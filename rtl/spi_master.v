==> flow/design.v <==
interface spi_if();
   logic       SCLK;
   logic       MOSI;
   logic       MISO;
   logic [3:0] SS;
endinterface
`timescale 1ns / 1ps
module spi_cs_gen(
    input  wire [1:0] i_ss,
    input  wire [1:0] i_state,
    output wire [3:0] o_SS
);
    wire [3:0] w_sel =
        (i_ss == 2'd0) ? 4'b0001 :
        (i_ss == 2'd1) ? 4'b0010 :
        (i_ss == 2'd2) ? 4'b0100 :
                         4'b1000;
    assign o_SS =
        (i_state == 2'b01 ||  
         i_state == 2'b10 )   
         ? ~w_sel             
         : 4'b1111;
endmodule
`timescale 1ns / 1ps
module spi_fsm_ctrl(
    input  wire       i_clk,
    input  wire       i_rst_n,
    input  wire       i_tx_empty,
    input  wire       i_rx_full,
    input  wire       i_cdte,
    input  wire       i_frame_done,
    output reg        o_tx_load,
    output reg        o_tx_rd,
    output reg        o_frame_init,
    output reg        o_in_transfer,
    output reg        o_shift_en,
    output reg        o_sample_en,
    output reg [1:0]  o_state,
    output wire       o_busy
);
    localparam [1:0]
        ST_IDLE     = 2'b00,
        ST_LOAD     = 2'b01,
        ST_TRANSFER = 2'b10,
        ST_DONE     = 2'b11;
    reg [1:0] next_state;
    reg [2:0] gap_cnt;
    assign o_busy = (o_state != ST_IDLE);
    always @(*) begin
        next_state     = o_state;
        o_tx_load      = 1'b0;
        o_tx_rd        = 1'b0;
        o_frame_init   = 1'b0;
        o_in_transfer  = 1'b0;
        o_shift_en     = 1'b0;
        o_sample_en    = 1'b0;
        case (o_state)
            ST_IDLE: begin
                if (!i_tx_empty && !i_rx_full)
                    next_state = ST_LOAD;
            end
            ST_LOAD: begin
                o_tx_rd      = 1'b1;
                o_tx_load    = 1'b1;
                o_frame_init = 1'b1;
                next_state   = ST_TRANSFER;
            end
            ST_TRANSFER: begin
                o_in_transfer = 1'b1;
                o_shift_en    = 1'b1;
                o_sample_en   = 1'b1;
                if (i_frame_done) begin
                    if (!i_cdte)
                        next_state = ST_DONE;
                    else begin
                        if (!i_tx_empty && !i_rx_full)
                            next_state = ST_LOAD;
                        else
                            next_state = ST_IDLE;
                    end
                end
            end
            ST_DONE: begin
                if (gap_cnt == 3)
                    next_state = ST_IDLE;
            end
        endcase
    end
    always @(posedge i_clk or negedge i_rst_n) begin
        if (!i_rst_n) begin
            o_state <= ST_IDLE;
            gap_cnt <= 3'd0;
        end else begin
            o_state <= next_state;
            if (o_state == ST_DONE) begin
                if (gap_cnt != 3'd3)
                    gap_cnt <= gap_cnt + 1'b1;
            end else begin
                gap_cnt <= 3'd0;
            end
        end
    end
endmodule
`timescale 1ns / 1ps
module spi_master(
    input  wire        i_clk,
    input  wire        i_rst_n,
    input  wire [7:0]  i_div_val,
    input  wire        i_cpol,
    input  wire        i_cpha,
    input  wire        i_wls,
    input  wire        i_cdte,
    input  wire [1:0]  i_ss,
    output wire        o_busy,
    input  wire [15:0] i_tx_data,
    input  wire        i_tx_empty,
    input  wire        i_tx_full,
    output wire [15:0] o_rx_data,
    input  wire        i_rx_empty,
    input  wire        i_rx_full,
    output wire        o_tx_rd,
    output wire        o_rx_wr,
    input  wire        i_MISO,
    output wire        o_MOSI,
    output wire        o_SCLK,
    output wire [3:0]  o_SS
);
    wire [1:0] w_state;
    wire       w_tx_load, w_tx_rd, w_frame_init, w_in_transfer;
    wire       w_shift_en, w_sample_en;
    wire       w_leading_edge, w_trailing_edge, w_frame_done, w_frame_active;
    wire [4:0] bit_cnt  = i_wls ? 5'd16 : 5'd8;
    wire [5:0] edge_cnt = {bit_cnt,1'b0};
    spi_fsm_ctrl FSM(
        .i_clk(i_clk),
        .i_rst_n(i_rst_n),
        .i_tx_empty(i_tx_empty),
        .i_rx_full(i_rx_full),
        .i_cdte(i_cdte),
        .i_frame_done(w_frame_done),
        .o_tx_load(w_tx_load),
        .o_tx_rd(o_tx_rd),
        .o_frame_init(w_frame_init),
        .o_in_transfer(w_in_transfer),
        .o_shift_en(w_shift_en),
        .o_sample_en(w_sample_en),
        .o_state(w_state),
        .o_busy(o_busy)
    );
    spi_sclk_gen SCLK_GEN(
        .i_clk(i_clk),
        .i_rst_n(i_rst_n),
        .i_cpol(i_cpol),
        .i_div_val(i_div_val),
        .i_edge_total(edge_cnt),
        .i_frame_init(w_frame_init),
        .i_in_transfer(w_in_transfer),
        .o_sclk(o_SCLK),
        .o_frame_done(w_frame_done),
        .o_frame_active(w_frame_active),
        .o_leading_edge(w_leading_edge),
        .o_trailing_edge(w_trailing_edge)
    );
    spi_shift_datapath SHIFT(
        .i_clk(i_clk),
        .i_rst_n(i_rst_n),
        .i_cpha(i_cpha),
        .i_wls(i_wls),
        .i_tx_data(i_tx_data),
        .i_bit_cnt(bit_cnt),
        .i_tx_load(w_tx_load),
        .i_shift_en(w_shift_en),
        .i_sample_en(w_sample_en),
        .i_frame_done(w_frame_done),
        .i_frame_active(w_frame_active),
        .i_leading_edge(w_leading_edge),
        .i_trailing_edge(w_trailing_edge),
        .i_MISO(i_MISO),
        .o_MOSI(o_MOSI),
        .o_rx_wr(o_rx_wr),
        .o_rx_data(o_rx_data)
    );
    spi_cs_gen CS(
        .i_ss(i_ss),
        .i_state(w_state),
        .o_SS(o_SS)
    );
endmodule
`timescale 1ns / 1ps
module spi_sclk_gen(
    input  wire       i_clk,
    input  wire       i_rst_n,
    input  wire       i_cpol,
    input  wire [7:0] i_div_val,
    input  wire [5:0] i_edge_total,
    input  wire       i_frame_init,
    input  wire       i_in_transfer,
    output reg        o_sclk,
    output reg        o_frame_done,
    output reg        o_frame_active,
    output wire       o_leading_edge,
    output wire       o_trailing_edge
);
    reg [8:0] div_cnt;
    reg [5:0] edge_rem;
    wire toggle = o_frame_active && (div_cnt == i_div_val);
    assign o_leading_edge  = toggle && (o_sclk == i_cpol);
    assign o_trailing_edge = toggle && (o_sclk != i_cpol);
    always @(posedge i_clk or negedge i_rst_n) begin
        if (!i_rst_n) begin
            o_sclk       <= 1'b0;
            div_cnt      <= 9'd0;
            edge_rem     <= 6'd0;
            o_frame_active <= 1'b0;
            o_frame_done <= 1'b0;
        end else begin
            o_frame_done <= 1'b0;
            if (i_frame_init) begin
                o_sclk       <= i_cpol;
                div_cnt      <= 9'd0;
                edge_rem     <= i_edge_total;
                o_frame_active <= 1'b1;
            end
            else if (!i_in_transfer) begin
                o_sclk       = i_cpol;
                div_cnt      = 9'd0;
                edge_rem     = 6'd0;
                o_frame_active = 1'b0;
            end
            else if (o_frame_active) begin
                if (toggle) begin
                    div_cnt <= 0;
                    o_sclk  <= ~o_sclk;
                    if (edge_rem != 0) begin
                        edge_rem <= edge_rem - 1'b1;
                        if (edge_rem == 6'd1) begin
                            o_frame_active <= 1'b0;
                            o_frame_done <= 1'b1;
                            o_sclk       <= i_cpol;
                        end
                    end
                end
                else begin
                    div_cnt <= div_cnt + 1'b1;
                end
            end
        end
    end
endmodule
`timescale 1ns / 1ps
module spi_shift_datapath(
    input  wire        i_clk,
    input  wire        i_rst_n,
    input  wire        i_cpha,
    input  wire        i_wls,
    input  wire [15:0] i_tx_data,
    input  wire [4:0]  i_bit_cnt,
    input  wire        i_tx_load,
    input  wire        i_shift_en,
    input  wire        i_sample_en,
    input  wire        i_frame_done,
    input  wire        i_frame_active,
    input  wire        i_leading_edge,
    input  wire        i_trailing_edge,
    input  wire        i_MISO,
    output reg         o_MOSI,
    output reg         o_rx_wr,
    output reg [15:0]  o_rx_data
);
    reg [15:0] tx_shift;
    reg [15:0] rx_shift;
    reg [4:0]  tx_idx;
    reg [3:0]  rx_idx;
    wire w_shift_edge  = i_cpha ? i_leading_edge  : i_trailing_edge;
    wire w_sample_edge = i_cpha ? i_trailing_edge : i_leading_edge;
    always @(posedge i_clk or negedge i_rst_n) begin
        if (!i_rst_n) begin
            tx_shift <= 16'h0000;
            rx_shift <= 16'h0000;
            tx_idx   <= 0;
            rx_idx   <= 0;
            o_MOSI   <= 1'b0;
            o_rx_wr  <= 1'b0;
            o_rx_data<= 16'h0000;
        end else begin
            o_rx_wr <= 1'b0;
            if (i_tx_load) begin
                tx_shift <= i_wls ? i_tx_data
                                  : {8'h00, i_tx_data[7:0]};
                rx_shift <= 16'h0000;
                rx_idx   <= 0;
                if (!i_cpha) begin
                    tx_idx  <= i_bit_cnt - 1;
                    o_MOSI  <= i_tx_data[i_bit_cnt-1];
                end
                else begin
                    tx_idx <= i_bit_cnt;
                end
            end
            if (i_shift_en && w_shift_edge && i_frame_active) begin
                if (tx_idx != 0) begin
                    tx_idx <= tx_idx - 1;
                    o_MOSI <= tx_shift[tx_idx-1];
                end
            end
            if (i_sample_en && w_sample_edge && i_frame_active) begin
                rx_shift <= {rx_shift[14:0], i_MISO};
                if (rx_idx != (i_bit_cnt - 1))
                    rx_idx <= rx_idx + 1'b1;
            end
            if (i_frame_done) begin
                o_rx_data <= i_wls ? rx_shift
                                   : {8'h00, rx_shift[7:0]};
                o_rx_wr   <= 1'b1;
            end
        end
    end
endmodule
Tool chain data of spi_master
What the tools print for spi_master, step after step.
Lines are those of the file above, counted from 1.
Cell names lack the library's common part.
A cell with n/a has no value.
Inputs
  top module: spi_master
  clock input: i_clk
  standard-cell library: sky130hd
  corner: tt_025C_1v80

Word-level counts
Counts by Yosys on the flattened word-level netlist (proc, flatten, opt, wreduce; memories kept). Register bits leave out memories and registers merged into their read ports (data or address). Print and check cells are left out. Cells with the same type and inputs are merged into one.
Cells by class
  reductions and logical operators: 22
  bitwise operators: 2
  add/sub/neg operators: 5
  shift-type cells: 2
  equality and inequality tests: 18
  mux-type cells: 57
Operators by type and width (number)
  variable part select 16 x 32 -> 1 bit: 2
  2-to-1 mux 16 bit: 4
  2-to-1 mux 9 bit: 4
  2-to-1 mux 6 bit: 5
  2-to-1 mux 1 bit: 26
  2-to-1 mux 5 bit: 5
  2-to-1 mux 4 bit: 4
  != test 3 x 2 -> 1 bit (second input constant): 4
  subtractor 5 x 1 -> 6 bit (second input constant): 2
  adder 9 x 1 -> 9 bit (second input constant): 1
  == test 9 x 8 -> 1 bit: 1
  logical AND 1 bit: 8
  parallel mux 2 bit (select 4 bit): 1
  2-to-1 mux 2 bit: 4
  == test 2 bit (second input constant): 3
  AND reduction 3 bit: 2
  OR reduction 3 bit: 2
  subtractor 6 x 1 -> 6 bit (second input constant): 1
  == test 6 x 1 -> 1 bit (second input constant): 1
  nonzero test 6 bit: 1
  2-to-1 mux 3 bit: 2
  nonzero test 5 bit: 1
  == test 2 x 1 -> 1 bit (second input constant): 2
  != test 2 x 1 -> 1 bit (second input constant): 2
  != test 2 bit (second input constant): 2
  zero test 2 bit: 2
  nonzero test 2 bit: 2
  inverter 4 bit: 1
Other operator kinds: 9; their cells: 11.
Storage and ports
  elaborated cells: 119
  output and inout bits: 25
  flip-flop bits (word level): 78

Logic depth
Longest topological path by Yosys (ltp), each cell counted once; first at word level (registers and memories cut), then after technology mapping (sequential cells cut; the memories' decode and read muxes count).
Depth
  depth after elaboration: 7
  ABC_AREA: 0
  mapped depth: 8
  mapped depth without buffers: 7

Synthesis result
The flow's flattened synthesis, as Yosys stat reports it; memories are mapped. The netlist is that of the ABC_AREA named above (0 if unset); the other value can give another one.
Mapped netlist
  buffers: 15
  cells in the netlist: 368
  chip area (Yosys): 3861.2 sq um
  sequential area: 1951.9 sq um
  flip-flops: 78
Cell types
  dfrtp_1: number 78, total area 1.95E+03 sq um
  mux2_2: number 17, total area 191.434 sq um
  o21ai_0: number 38, total area 190.182 sq um
  nand2_1: number 43, total area 161.405 sq um
  ha_1: number 12, total area 150.144 sq um
  xnor2_1: number 13, total area 113.859 sq um
  mux4_2: number 5, total area 112.608 sq um
  nand3_1: number 21, total area 105.101 sq um
  inv_1: number 26, total area 97.594 sq um
  nor2_1: number 20, total area 75.072 sq um
  xnor2_2: number 4, total area 65.062 sq um
  mux2i_1: number 6, total area 60.058 sq um
  a21oi_1: number 10, total area 50.048 sq um
  a22o_1: number 5, total area 43.792 sq um
  clkbuf_1: number 10, total area 37.536 sq um
  xor2_1: number 4, total area 35.034 sq um
  or3_1: number 5, total area 31.28 sq um
  o2111ai_1: number 3, total area 26.275 sq um
Not listed: further types 31, cells in them 48.
The figures by module come from a second, unflattened synthesis with its own total; it is not the netlist above.
Unflattened totals
  cells (unflattened synthesis): 427
  area (unflattened synthesis): 4284.1 sq um
Each row is one instance without its submodules.
Modules
  spi_shift_datapath: times used 1, cells 267, area 2775.2 sq um, seq. area 1376.3 sq um
  spi_sclk_gen: times used 1, cells 120, area 1167.4 sq um, seq. area 450.4 sq um
  spi_fsm_ctrl: times used 1, cells 32, area 297.8 sq um, seq. area 125.1 sq um
  spi_cs_gen: times used 1, cells 6, area 36.3 sq um, seq. area 0.0 sq um
  spi_master: times used 1, cells 2, area 7.5 sq um, seq. area 0.0 sq um

Timing after synthesis
Path of least setup slack by OpenSTA after synthesis, without wires, with an ideal clock, recovery checks aside; 20% of the period is set as input and as output delay. Where synthesis merged equal registers, the netlist keeps one of their names.
Path after synthesis
  path kind: reg2reg
  from: reg SHIFT.tx_idx[0]
  to: reg SHIFT.o_MOSI
  path buffers: 1
  required time: 1.948 ns
  time at the first pin: 0.000 ns
  path slack: 0.100 ns
  period: 2.08 ns
  stages on the path: 8
  arrival: 1.848 ns
  setup time: 0.132 ns
  path delay: 1.980 ns
  period reached after synthesis: 1.98 ns
"path delay" = arrival - input delay + setup time.
"stages on the path" counts driving pins, that of a launching flip-flop among them; a cell with two outputs on the path counts twice.
"period reached after synthesis" = period - worst setup slack (recovery checks aside). The figure is calculated, with input and output delays left at 20% of the set period.
The rows between start and end are the longest chain of elaborated cells between them; the timing report does not say that the signal goes this way. Where chains are equally long, one stands for them.
Each line given opens the expression or statement behind the cell; cells for indexed reads and writes are added by Yosys, which also makes memories of some case tables.
At most two assigning lines are given for a register; there are more.
On the way, after synthesis
  cell sequence: dfrtp_1 > buf_2 > inv_1 > ha_1 > mux4_2 > mux4_2 > o2111ai_1 > o21ai_0
  length of the longest elaborated chain: 4
  elaborated cells on any way between the ends: 5
  those cells by class: add/sub (1); shift (1); mux (2); reduce/logical (1)
RTL lines, path after synthesis
  from (decl): RTL line 272  | reg [4:0]  tx_idx;
  from (assign): RTL line 293  | tx_idx  <= i_bit_cnt - 1;
  from (assign): RTL line 297  | tx_idx <= i_bit_cnt;
  subtractor 5 x 1 -> 6 bit: RTL line 303  | o_MOSI <= tx_shift[tx_idx-1];
  variable part select 16 x 32 -> 1 bit: RTL line 303
  2-to-1 mux 1 bit: RTL line 301  | if (tx_idx != 0) begin
  2-to-1 mux 1 bit: RTL line 300  | if (i_shift_en && w_shift_edge && i_frame_active) begin
  to (assign): RTL line 294  | o_MOSI  <= i_tx_data[i_bit_cnt-1];
  to (assign): RTL line 303
  to (decl): RTL line 266  | output reg         o_MOSI,

spi_master through Yosys and OpenROAD on sky130hd: 2 stored runs, unordered, with their settings. The constraints put input and output delay at 20% of the set period each and load the outputs with 0.01 pF.

Flow files of stored run 1
==> flow/run.sh <==
#!/bin/bash
# the make line also repeats the synthesis and layout settings of config.mk as NAME=value (left out here)
make -C /OpenROAD-flow-scripts/flow DESIGN_CONFIG=/design/flow/config.mk WORK_HOME=/design/flow/orfs CLKGATE_MAP_FILE= finish
==> flow/config.mk <==
export PLATFORM = sky130hd
export DESIGN_NAME = spi_master
export DESIGN_NICKNAME = spi_master
export VERILOG_FILES = /design/flow/design.v
export SDC_FILE = /design/flow/constraint.sdc
export NUM_CORES = 4
export LEC_CHECK = 0
export CAP_MARGIN = 40
export CORE_MARGIN = 5
export CORE_UTILIZATION = 65
export MAX_ROUTING_LAYER = met4
export PLACE_DENSITY = 0.72
export SLEW_MARGIN = 20
==> flow/constraint.sdc <==
create_clock -name core_clock -period 1.66 [get_ports {i_clk}]
set_input_delay 0.3320 -clock core_clock [delete_from_list [all_inputs] [get_ports {i_clk}]]
set_output_delay 0.3320 -clock core_clock [all_outputs]
set_load 0.01 [all_outputs]

report of stored run 1: did not finish, cts, DPL-0033

Flow files of stored run 2
==> flow/run.sh <==
#!/bin/bash
# the make line also repeats the synthesis and layout settings of config.mk as NAME=value (left out here)
make -C /OpenROAD-flow-scripts/flow DESIGN_CONFIG=/design/flow/config.mk WORK_HOME=/design/flow/orfs CLKGATE_MAP_FILE= finish
==> flow/config.mk <==
export PLATFORM = sky130hd
export DESIGN_NAME = spi_master
export DESIGN_NICKNAME = spi_master
export VERILOG_FILES = /design/flow/design.v
export SDC_FILE = /design/flow/constraint.sdc
export NUM_CORES = 4
export LEC_CHECK = 0
export ABC_AREA = 1
export CAP_MARGIN = 20
export CELL_PAD_IN_SITES_GLOBAL_PLACEMENT = 3
export CORE_MARGIN = 2
export CORE_UTILIZATION = 61
export CTS_CLUSTER_SIZE = 61
export GPL_ROUTABILITY_DRIVEN = 1
export GPL_TIMING_DRIVEN = 0
export PLACE_DENSITY_LB_ADDON = 0.05
export SLEW_MARGIN = 20
export TNS_END_PERCENT = 95
==> flow/constraint.sdc <==
create_clock -name core_clock -period 3.23 [get_ports {i_clk}]
set_input_delay 0.6460 -clock core_clock [delete_from_list [all_inputs] [get_ports {i_clk}]]
set_output_delay 0.6460 -clock core_clock [all_outputs]
set_load 0.01 [all_outputs]

report of stored run 2: did not finish, place, FLW-0024
