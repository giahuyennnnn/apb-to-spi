==> flow/design.v <==
interface spi_if();
   logic       SCLK;
   logic       MOSI;
   logic       MISO;
   logic [3:0] SS;
endinterface
`timescale 1ns / 1ps
module fifo (
    input              i_clk,
    input              i_rst_n,
    input              i_wr_en,
    input              i_rd_en,
    input  [15:0]      i_data_in,
    output [15:0]      o_data_out,
    output             o_fifo_full,
    output             o_fifo_empty
);    
    reg  [4:0]  r_wptr, r_rptr;         
    reg  [15:0] r_mem[15:0];            
    wire w_fifo_wr, w_fifo_rd, w_fbit_comp, w_pointer_equal;
    assign w_fifo_wr = (~o_fifo_full)  & i_wr_en;
    assign w_fifo_rd = (~o_fifo_empty) & i_rd_en;
    assign w_fbit_comp     = r_wptr[4] ^ r_rptr[4];
    assign w_pointer_equal = (r_wptr[3:0] == r_rptr[3:0]);
    assign o_fifo_full  = w_fbit_comp    & w_pointer_equal;
    assign o_fifo_empty = (~w_fbit_comp) & w_pointer_equal;
    always @(posedge i_clk or negedge i_rst_n) begin
        if(!i_rst_n)
            r_wptr <= 5'b00000;
        else if(w_fifo_wr)
            r_wptr <= r_wptr + 1'b1;
        else 
            r_wptr <= r_wptr;
    end
    always @(posedge i_clk or negedge i_rst_n) begin
        if(!i_rst_n)
            r_rptr <= 5'b00000;
        else if(w_fifo_rd)
            r_rptr <= r_rptr + 1'b1;
        else 
            r_rptr <= r_rptr;
    end
    always @(posedge i_clk) begin
        if(w_fifo_wr) 
            r_mem[r_wptr[3:0]] <= i_data_in;
    end
    assign o_data_out = r_mem[r_rptr[3:0]];
endmodule
Tool chain data of fifo --
Tool output for the design above, in the order of the flow. Line numbers count from 1 in the design file above. Library cell names are shortened. The mark -- stands for no value.
Inputs: top module fifo, clock port i_clk, standard-cell library sky130hd, timing corner tt_025C_1v80

After elaboration --
Counts by Yosys on the flattened word-level netlist (proc, flatten, opt, wreduce; memories kept). Register bits leave out memories and registers merged into their read ports (data or address); mux counts leave out enables and synchronous resets folded into registers. Print and check cells are left out. Cells with the same type and inputs are merged into one. Yosys's memory passes give these memory sizes; they may raise the number of words (mostly to a power of two), join words into wider ones and drop unused or constant bits.
Operators by class: equality and inequality tests 1, bitwise gates (word level) 8, shift-type cells 0, $lt $le $gt $ge 0, reductions and logical operators 0, div/mod/pow operators 0, muxes and demuxes 3, $mul 0, $add $sub $neg 2
Operators with widths (number):
- 2-to-1 mux 16 bit | 1
- adder 5 x 1 -> 5 bit (second input constant) | 2
- bitwise AND 1 bit | 4
- equality test 4 bit | 1
- 2-to-1 mux 4 bit | 1
- NOT 1 bit | 3
- bitwise XOR 1 bit | 1
- 2-to-1 mux 1 bit | 1
Word-level totals: RAM bits 256, ROM bits 0, clocked read ports x word width 0, memory cells 1, register bits 10, bits in latches 0
Memory list:
- r_mem | words 16, width 16, rd ports 1, write ports 1, line 19 | reg  [15:0] r_mem[15:0];

Depth --
Longest topological path by Yosys (ltp), each cell counted once; first at word level (registers and memories cut), then after technology mapping (sequential cells cut; the memories' decode and read muxes count).
Depth: depth in word-level cells 5, ABC_AREA 0, mapped depth 6

Netlist --
Yosys stat after the flow's synthesis: flattened, memories mapped to cells. It holds for the ABC_AREA given above (unset counts as 0); a run with the other value may have another netlist. The area totals of this step are shown rounded.
Mapped netlist: standard cells after synthesis 478, sequential part of the area 7940 um^2, synthesis area 10300 um^2, flip-flop cells 266
Cell types:
- edfxtp_1 | number 256, total area 7.69E+03 um^2
- mux4_2 | number 64, total area 1.44E+03 um^2
- dfrtp_1 | number 10, total area 250.24 um^2
- o22ai_1 | number 32, total area 200.192 um^2
- nor2_1 | number 34, total area 127.622 um^2
- buf_6 | number 7, total area 78.826 um^2
- xnor2_2 | number 4, total area 65.062 um^2
- ha_1 | number 5, total area 62.56 um^2
- xnor2_1 | number 7, total area 61.309 um^2
- buf_4 | number 6, total area 45.043 um^2
- buf_2 | number 8, total area 40.038 um^2
- nand2_1 | number 10, total area 37.536 um^2
- o21ai_1 | number 5, total area 25.024 um^2
- mux2_1 | number 2, total area 22.522 um^2
- o311ai_1 | number 2, total area 17.517 um^2
- clkbuf_1 | number 4, total area 15.014 um^2
- nor3_1 | number 3, total area 15.014 um^2
- o211ai_1 | number 2, total area 15.014 um^2
Other cell types: 11; their cells: 17.

Timing after synthesis --
Path of least setup slack by OpenSTA after synthesis, without wires, with an ideal clock, recovery checks aside; 20% of the period is set as input and as output delay. Where synthesis merged equal registers, the netlist keeps one of their names.
Timing path post-synthesis: path kind register -> register, start reg r_rptr[0], end mem r_mem[13][0], time at the first pin 0.000 ns, setup time 0.409 ns, clock period 3.02 ns, path delay 2.543 ns, stages 6, setup slack 0.476 ns, data arrival time 2.134 ns, period reached after synthesis 2.544 ns
"path delay" is the arrival time less input delay plus setup time. "stages": output pins that drive a net of the path, with the launching flip-flop's if there is one; two outputs of one cell count as two. "period reached after synthesis" is the clock period less the worst setup slack; recovery checks do not enter. This is arithmetic on one report: input and output delays are still those of the set period (20% each). Between the ends stands the longest chain of elaborated cells between them, by number of cells; it is not shown to be the way that was timed. Of several equally long chains one is given. A line is the first line of the expression or statement that the cell stems from. Yosys adds cells for indexed reads and writes and turns some case tables into memories. A register here has more assigning lines than the two given. Only ways into the end's enable, where the timed path ends, are counted here.
On the way, post-synthesis: cell sequence dfrtp_1 -> buf_6 -> xnor2_2 -> nand4_2 -> nor2_1 -> nor3_1, cells in the longest elaborated chain 5, elaborated cells between the ends (all ways) 6, classes of those cells eq/ne: 1; mux: 2; logic: 3
RTL lines, path post-synthesis:
- from (decl) | line 18 | reg  [4:0]  r_wptr, r_rptr;
- from (assign) | line 39 | r_rptr <= r_rptr + 1'b1;
- from (assign) | line 41 | r_rptr <= r_rptr;
- equality test 4 bit | line 24 | assign w_pointer_equal = (r_wptr[3:0] == r_rptr[3:0]);
- bitwise AND 1 bit | line 25 | assign o_fifo_full  = w_fbit_comp    & w_pointer_equal;
- NOT 1 bit | line 21 | assign w_fifo_wr = (~o_fifo_full)  & i_wr_en;
- bitwise AND 1 bit | line 21
- 2-to-1 mux 4 bit | line 44 | if(w_fifo_wr)
- to (decl) | line 19 | reg  [15:0] r_mem[15:0];
Some nets on the timed path still bear RTL names; the line given drives or declares the net.
Nets with RTL names, path post-synthesis (line):
- o_fifo_full | 25

Timing after layout --
From the final timing report of run 1: the path of least setup slack in the routed layout; clock arrival at registers is part of the times.
Timing path after layout: path kind register -> output, start reg r_rptr[1], end out o_data_out[0], setup slack -0.07 ns, data arrival time 2.21 ns, stages 8, time at the first pin 0.52 ns, clock period 2.67 ns
Between the ends stands the longest chain of elaborated cells between them, by number of cells; it is not shown to be the way that was timed. Of several equally long chains one is given. A memory read counts as a cell of the chain, while the word-level depth stops at memories. A register here has more assigning lines than the two given.
On the way, after layout: cell sequence dfrtp_4 -> buf_6 -> buf_8 -> buf_16 -> mux4_2 -> o22ai_2 -> nor2_2 -> buf_2, cells in the longest elaborated chain 1, elaborated cells between the ends (all ways) 1, classes of those cells memory: 1
RTL lines, path after layout:
- from (decl) | line 18 | reg  [4:0]  r_wptr, r_rptr;
- from (assign) | line 39 | r_rptr <= r_rptr + 1'b1;
- from (assign) | line 41 | r_rptr <= r_rptr;
- memory (16 x 16 bit) | line 19 | reg  [15:0] r_mem[15:0];
- to (decl) | line 14 | output [15:0]      o_data_out,

==> runs of fifo <==
Measured data: module fifo, platform sky130hd, 2 stored runs of the flow under differing settings, order arbitrary. Input and output delays are each 20% of the period that was set; the output load is 0.01 pF.
"achieved period" = clock period - worst setup slack. The figure is calculated, with input and output delays left at 20% of the set period.
"time used up by the worst setup path" means the part of the period allowed to the worst setup path (the constraints hold back 20% at inputs and 20% at outputs) less its slack; where the path has registers, the arrival times of their clocks count too.
By "total design power" is meant OpenSTA's value without simulated activity: inputs other than the clock are taken to toggle once in ten clock periods, and the tool carries that through the logic.
Results are given in rounded form.

* Run 1 | settings: period_ns 2.67; CORE_UTILIZATION 43; PLACE_DENSITY_LB_ADDON 0.15; CORE_ASPECT_RATIO 1.08; CELL_PAD_IN_SITES_DETAIL_PLACEMENT 0; GPL_ROUTABILITY_DRIVEN 0; CTS_CLUSTER_SIZE 71; SLEW_MARGIN 20; MAX_ROUTING_LAYER met4; CAP_MARGIN 20; CORE_MARGIN 2 | results: mapped cell area after synthesis 10300 um^2; area of the die 25300 um^2; std-cell area (final layout) 12700 um^2; post-route utilization 0.542; setup slack of the worst path -0.074 ns; setup TNS -0.337 ns; total design power 14.2 mW; achieved period 2.744 ns; time used up by the worst setup path 2.21 ns; kind of the worst setup path register -> output
* Run 2 | settings: period_ns 1.64; CORE_UTILIZATION 56; SETUP_SLACK_MARGIN 0.49; CELL_PAD_IN_SITES_DETAIL_PLACEMENT 2; CTS_CLUSTER_DIAMETER 149; CAP_MARGIN 20; CORE_MARGIN 2; SLEW_MARGIN 20 | no results, placement failed with a tool error
