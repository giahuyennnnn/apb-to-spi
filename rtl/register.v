==> flow/design.v <==
interface spi_if();
   logic       SCLK;
   logic       MOSI;
   logic       MISO;
   logic [3:0] SS;
endinterface
`timescale 1ns / 1ps
module register(
    input i_clk,
    input i_rst_n,
    input i_rd_en,
    input i_wr_en,
    input [11:0] i_addr,
    input [31:0] i_wdata,
    output o_error,
    output reg [31:0] o_rdata,
    input i_busy,
    output [7:0] o_div_val,
    output o_cpol,
    output o_cpha,
    output o_wls,
    output o_cdte,
    output [1:0] o_ss,
    input i_tx_empty,
    input i_tx_full,
    output reg o_tx_wr_en,
    output [15:0] o_tx_data,
    input i_rx_empty,
    input i_rx_full,
    input [15:0] i_rx_data,
    output reg o_rx_rd_en,
    output o_en_tx_empty,
    output o_en_tx_full,
    output o_en_rx_empty,
    output o_en_rx_full
    );
    parameter DEFAULT_LCR   = 32'h0000_0000;
    parameter DEFAULT_DLR   = 32'h0000_0000;
    parameter DEFAULT_IER   = 32'h0000_0000;
    parameter DEFAULT_FSR   = 32'h0000_000A;
    parameter DEFAULT_TBR   = 32'h0000_0000;
    parameter DEFAULT_RBR   = 32'hxxxx_xxxx;
    reg [31:0] r_LCR;
    reg [31:0] r_DLR;
    reg [31:0] r_IER;
    reg [31:0] r_FSR;
    reg [31:0] r_TBR;
    reg [31:0] r_RBR;
    reg [6:0] r_sel;
    reg r_LCR_change, r_div_val_change, r_div_val_limit;
    always@(i_addr) begin
        case(i_addr)
            12'h000: r_sel = 6'b00_0001;      
            12'h004: r_sel = 6'b00_0010;      
            12'h008: r_sel = 6'b00_0100;      
            12'h00C: r_sel = 6'b00_1000;      
            12'h010: r_sel = 6'b01_0000;      
            12'h014: r_sel = 6'b10_0000;      
            default: r_sel = 6'b00_0000;
        endcase
     end
     always@(*) begin
        if(!i_rst_n) begin
            r_LCR_change = 0;
            r_div_val_change = 0;
            r_div_val_limit = 0;
        end
        else if (i_wr_en) begin
            r_div_val_change = r_sel[1] && i_busy && i_wdata[7:0]!=r_DLR[7:0];
            r_LCR_change = r_sel[0] && i_busy && i_wdata[5:0]!=r_LCR[5:0];
            r_div_val_limit = r_sel[1] && (i_wdata[7:0] == 8'd0);
        end
        else begin
            r_LCR_change = 0;
            r_div_val_change = 0;
            r_div_val_limit = 0;
        end 
     end 
     assign o_error = r_LCR_change | r_div_val_change;
     always@(posedge i_clk, negedge i_rst_n) begin
        if (!i_rst_n)
            r_LCR <= DEFAULT_LCR;
        else if(i_wr_en && r_sel[0] && !i_rd_en && ~o_error)
            r_LCR[5:0] <= i_wdata[5:0];
        else
            r_LCR <= r_LCR;
     end
     assign o_wls    	= r_LCR[0];
     assign o_cpol    	= r_LCR[1];
     assign o_cpha    	= r_LCR[2];
     assign o_cdte    	= r_LCR[3];
     assign o_ss      	= r_LCR[5:4];
     always@(posedge i_clk, negedge i_rst_n) begin
        if (!i_rst_n)
            r_DLR <= DEFAULT_DLR;
        else if (i_wr_en && r_sel[1] && !i_rd_en && ~o_error)
            r_DLR <= i_wdata[7:0];
        else
            r_DLR <= r_DLR;
     end
     assign o_div_val = r_DLR[7:0];
     always@(posedge i_clk, negedge i_rst_n) begin
        if (!i_rst_n)  
            r_IER <= DEFAULT_IER;
        else if (i_wr_en && r_sel[2] && !i_rd_en && ~o_error)
            r_IER <= i_wdata[3:0];
        else
            r_IER <= r_IER;
     end
     assign o_en_tx_empty = r_IER[0];
     assign o_en_tx_full = r_IER[1]; 
     assign o_en_rx_empty = r_IER[2];
     assign o_en_rx_full = r_IER[3];
     always@(posedge i_clk, negedge i_rst_n) begin
     	if (!i_rst_n)
     		r_FSR <= DEFAULT_FSR;
     	else
     		r_FSR <= r_FSR;
     end
     always@(posedge i_clk, negedge i_rst_n) begin
     	if (!i_rst_n)
     		r_TBR <= DEFAULT_TBR;
     	else if (i_wr_en && r_sel[4] && !i_rd_en && ~o_error)
     		r_TBR <= i_wdata[15:0];
     	else
     		r_TBR <= r_TBR;
     end
     assign o_tx_data = r_TBR;
     always@(posedge i_clk, negedge i_rst_n) begin
     	if(!i_rst_n)
     		r_RBR <= DEFAULT_RBR;
     	else
     		r_RBR <= r_RBR;
     end
     always@(*) begin
     	if (i_rd_en)
     		case(r_sel) 
     			6'b00_0001: o_rdata = r_LCR;												 
     			6'b00_0010: o_rdata = r_DLR;												 
     			6'b00_0100: o_rdata = r_IER;												 
     			6'b00_1000: o_rdata = {28'h0, i_rx_full, i_rx_empty, i_tx_full, i_tx_empty}; 
     			6'b01_0000: o_rdata = 32'h0000_0000;										 
     			6'b10_0000: o_rdata = {16'h0000, i_rx_data};											 
     			default:	o_rdata = 32'hFFFF_FFFF;										 
     		endcase
     	else
     		o_rdata = 0;
     end
     always@(posedge i_clk or negedge i_rst_n) begin
     	if(!i_rst_n) 
     		o_tx_wr_en <= 1'b0;
     	else if (~i_tx_full & i_wr_en & r_sel[4])
     		o_tx_wr_en <= 1'b1;
     	else
     		o_tx_wr_en <= 1'b0;
     end
     always@(posedge i_clk or negedge i_rst_n) begin
     	if (!i_rst_n)
     		o_rx_rd_en <= 1'b0;
     	else if (~i_rx_empty & i_rd_en & r_sel[5])
     		o_rx_rd_en <= 1'b1;
     	else 
     		o_rx_rd_en <= 1'b0;
     end     
endmodule
## Step by step through the tools: register

What the tools print for register, step after step.
Lines are those of the file above, counted from 1.
Cell names lack the library's common part.
A cell with - has no value.

| set-up | value |
|---|---|
| top | register |
| clock input | i_clk |
| standard-cell library | sky130hd |
| corner | tt_025C_1v80 |

## After elaboration

Source: Yosys, flattened and elaborated, memories not mapped. Widths are those after wreduce; folded enables and synchronous resets count as part of the registers. Registers that Yosys merges into a memory's read port (data or address) are not register bits. Print and check cells do not count. Equal cells are merged and count once.

| word-level totals | value |
|---|---|
| register bits after elaboration | 36 |
| output and inout bits | 69 |
| word-level cells | 54 |

| cells by class | value |
|---|---|
| mux-type cells | 9 |
| bitwise operators | 8 |
| reductions and logical operators | 18 |
| eq/ne operators | 13 |

Operators by type and width:

| kind | count |
|---|---|
| case mux 32 bit (select 6 bit) | 1 |
| case mux 6 bit (select 6 bit) | 1 |
| 2-to-1 mux 32 bit | 1 |
| equality test 12 x 4 -> 1 bit with constant B | 2 |
| equality test 12 x 5 -> 1 bit with constant B | 2 |
| logical AND 1 bit | 16 |
| equality test 12 x 3 -> 1 bit with constant B | 1 |
| zero test 12 bit | 1 |
| != test 8 bit | 1 |
| equality test 7 x 1 -> 1 bit with constant B | 1 |
| equality test 7 x 2 -> 1 bit with constant B | 1 |
| equality test 7 x 3 -> 1 bit with constant B | 1 |
| equality test 7 x 4 -> 1 bit with constant B | 1 |
| equality test 7 x 5 -> 1 bit with constant B | 1 |
| equality test 7 x 6 -> 1 bit with constant B | 1 |
| != test 6 bit | 1 |
| 2-to-1 mux 1 bit | 6 |
| AND 1 bit | 4 |
| inverter 1 bit | 3 |
| bitwise OR 1 bit | 1 |
| zero test 1 bit | 1 |

## Depth

Longest topological path by Yosys (ltp), each cell counted once; first at word level (registers and memories cut), then after technology mapping (sequential cells cut; the memories' decode and read muxes count).

| depth | value |
|---|---|
| word-level depth | 9 |
| ABC_AREA | 1 |
| mapped depth | 12 |
| mapped depth without buffers | 12 |

## Mapped cells and area

Yosys stat after the flow's synthesis: flattened, memories mapped to cells. It holds for the ABC_AREA given above (unset counts as 0); a run with the other value may have another netlist.

| mapped netlist | value |
|---|---|
| buffer cells | 23 |
| cell area after synthesis | 2364.8 µm² |
| flip-flops | 36 |
| mapped cells | 336 |
| sequential area | 900.9 µm² |

Cells by type:

| cell | count | total area (µm²) |
|---|---|---|
| dfrtp_1 | 36 | 900.864 |
| nand2_1 | 109 | 409.142 |
| inv_1 | 48 | 180.173 |
| nand3_1 | 32 | 160.154 |
| buf_4 | 16 | 120.115 |
| o21ai_1 | 16 | 80.077 |
| nor2_1 | 20 | 75.072 |
| nand2_4 | 5 | 56.304 |
| o21ai_0 | 10 | 50.048 |
| xnor2_1 | 4 | 35.034 |
| xor2_1 | 4 | 35.034 |
| nor3_4 | 2 | 32.531 |
| nand3b_1 | 4 | 30.029 |
| buf_2 | 5 | 25.024 |
| nor2_8 | 1 | 20.019 |
| nor3_1 | 4 | 20.019 |
| nand2_2 | 3 | 18.768 |
| nor2_2 | 3 | 18.768 |

Not listed: further types 9, cells in them 14.

## Worst setup path after synthesis

OpenSTA on the mapped netlist: ideal clock, no wires. The path of least setup slack (recovery checks aside). Input and output delay are each 20% of the period. Register names are those of the netlist, which keeps one name where synthesis merged equal registers.

| timing path after synthesis | value |
|---|---|
| path kind | input -> output |
| start | in i_addr[11] |
| end | out o_rdata[17] |
| time at the first pin | 0.840 ns |
| period | 4.2 ns |
| arrival | 2.123 ns |
| path buffers | 2 |
| path slack | 1.237 ns |
| input delay | 0.840 ns |
| driving pins on the path | 10 |
| required time | 3.360 ns |
| delay of the path | 1.283 ns |
| period reached after synthesis | 2.963 ns |

"delay of the path" = arrival - input delay + setup time.
A path that ends at an output port has no setup time.
"driving pins on the path": output pins that drive a net of the path, with the launching flip-flop's if there is one; two outputs of one cell count as two.
"period reached after synthesis" is the clock period less the worst setup slack; recovery checks do not enter. This is arithmetic on one report: input and output delays are still those of the set period (20% each).
The rows between start and end are the longest chain of elaborated cells between them; the timing report does not say that the signal goes this way. Where chains are equally long, one stands for them.
Each line given opens the expression or statement behind the cell; cells for indexed reads and writes are added by Yosys, which also makes memories of some case tables.

| on the way, after synthesis | value |
|---|---|
| path through | nor2_2 nand2_4 nor2_1 nand2_1 inv_2 nor2_1 nand3_1 buf_2 inv_1 buf_4 |
| length of the longest elaborated chain | 5 |

Ends and longest elaborated chain, after synthesis:

| what | RTL line | source |
|---|---|---|
| from (decl) | 13 | `input [11:0] i_addr,` |
| equality test 12 x 5 -> 1 bit | 52 | `case(i_addr)` |
| case mux 6 bit (select 6 bit) | 52 |  |
| equality test 7 x 6 -> 1 bit | 137 | `case(r_sel)` |
| case mux 32 bit (select 6 bit) | 137 |  |
| 2-to-1 mux 32 bit | 136 | `if (i_rd_en)` |
| to (decl) | 16 | `output reg [31:0] o_rdata,` |

## Path in the finished layout

From the final timing report of run 1: the path of least setup slack in the routed layout; clock arrival at registers is part of the times.

| timing path after layout | value |
|---|---|
| path kind | input -> output |
| start | in i_addr[11] |
| end | out o_rdata[1] |
| driving pins on the path | 12 |
| path slack | 0.15 ns |
| arrival | 2.75 ns |
| path buffers | 2 |
| required time | 2.90 ns |
| period | 3.62 ns |
| input delay | 0.72 ns |
| time at the first pin | 0.72 ns |

The rows between start and end are the longest chain of elaborated cells between them; the timing report does not say that the signal goes this way. Where chains are equally long, one stands for them.

| on the way, after layout | value |
|---|---|
| path through | clkdlybuf4s50_1 nor2_2 nand2_4 nor2_2 inv_1 nor2_2 nor2_2 nand2_1 nand3b_1 nand2_1 inv_1 clkdlybuf4s50_1 |
| length of the longest elaborated chain | 5 |

Ends and longest elaborated chain, after layout:

| what | RTL line | source |
|---|---|---|
| from (decl) | 13 | `input [11:0] i_addr,` |
| equality test 12 x 5 -> 1 bit | 52 | `case(i_addr)` |
| case mux 6 bit (select 6 bit) | 52 |  |
| equality test 7 x 6 -> 1 bit | 137 | `case(r_sel)` |
| case mux 32 bit (select 6 bit) | 137 |  |
| 2-to-1 mux 32 bit | 136 | `if (i_rd_en)` |
| to (decl) | 16 | `output reg [31:0] o_rdata,` |

Measured results for register: 2 stored runs of the Yosys and OpenROAD flow on sky130hd. The settings differ; the order carries no meaning. The constraints put input and output delay at 20% of the set period each and load the outputs with 0.01 pF.
"time on the worst setup path" means the part of the period allowed to the worst setup path (the constraints hold back 20% at inputs and 20% at outputs) less its slack; where the path has registers, the arrival times of their clocks count too.

#### Run 1

| setting | value |
|---|---|
| period_ns | `3.62` |
| CORE_UTILIZATION | `16` |
| PLACE_DENSITY_LB_ADDON | `0.06` |
| CORE_MARGIN | `8` |
| CELL_PAD_IN_SITES_GLOBAL_PLACEMENT | `0` |
| CELL_PAD_IN_SITES_DETAIL_PLACEMENT | `0` |
| ABC_AREA | `1` |
| GPL_TIMING_DRIVEN | `1` |
| GPL_ROUTABILITY_DRIVEN | `0` |
| CTS_CLUSTER_DIAMETER | `122` |
| MIN_ROUTING_LAYER | `met2` |
| CAP_MARGIN | `20` |
| SLEW_MARGIN | `20` |

| result | value |
|---|---|
| area of the synthesized netlist | 2364.8 µm² |
| die size | 18925.5 µm² |
| standard-cell area after routing | 3996.3 µm² |
| utilization after routing | 27.6% |
| worst slack on setup checks | 0.149 ns |
| time on the worst setup path | 2.02 ns |
| worst path kind | input -> output |

#### Run 2

| setting | value |
|---|---|
| period_ns | `2.29` |
| CORE_UTILIZATION | `58` |
| SETUP_SLACK_MARGIN | `0.08` |
| PLACE_DENSITY_LB_ADDON | `0.17` |
| CORE_MARGIN | `5` |
| TNS_END_PERCENT | `60` |
| ABC_AREA | `1` |
| CTS_CLUSTER_SIZE | `29` |
| CTS_CLUSTER_DIAMETER | `22` |
| MAX_ROUTING_LAYER | `met4` |
| CAP_MARGIN | `20` |
| SLEW_MARGIN | `20` |

No final report: clock tree synthesis broke off with DPL-0038.
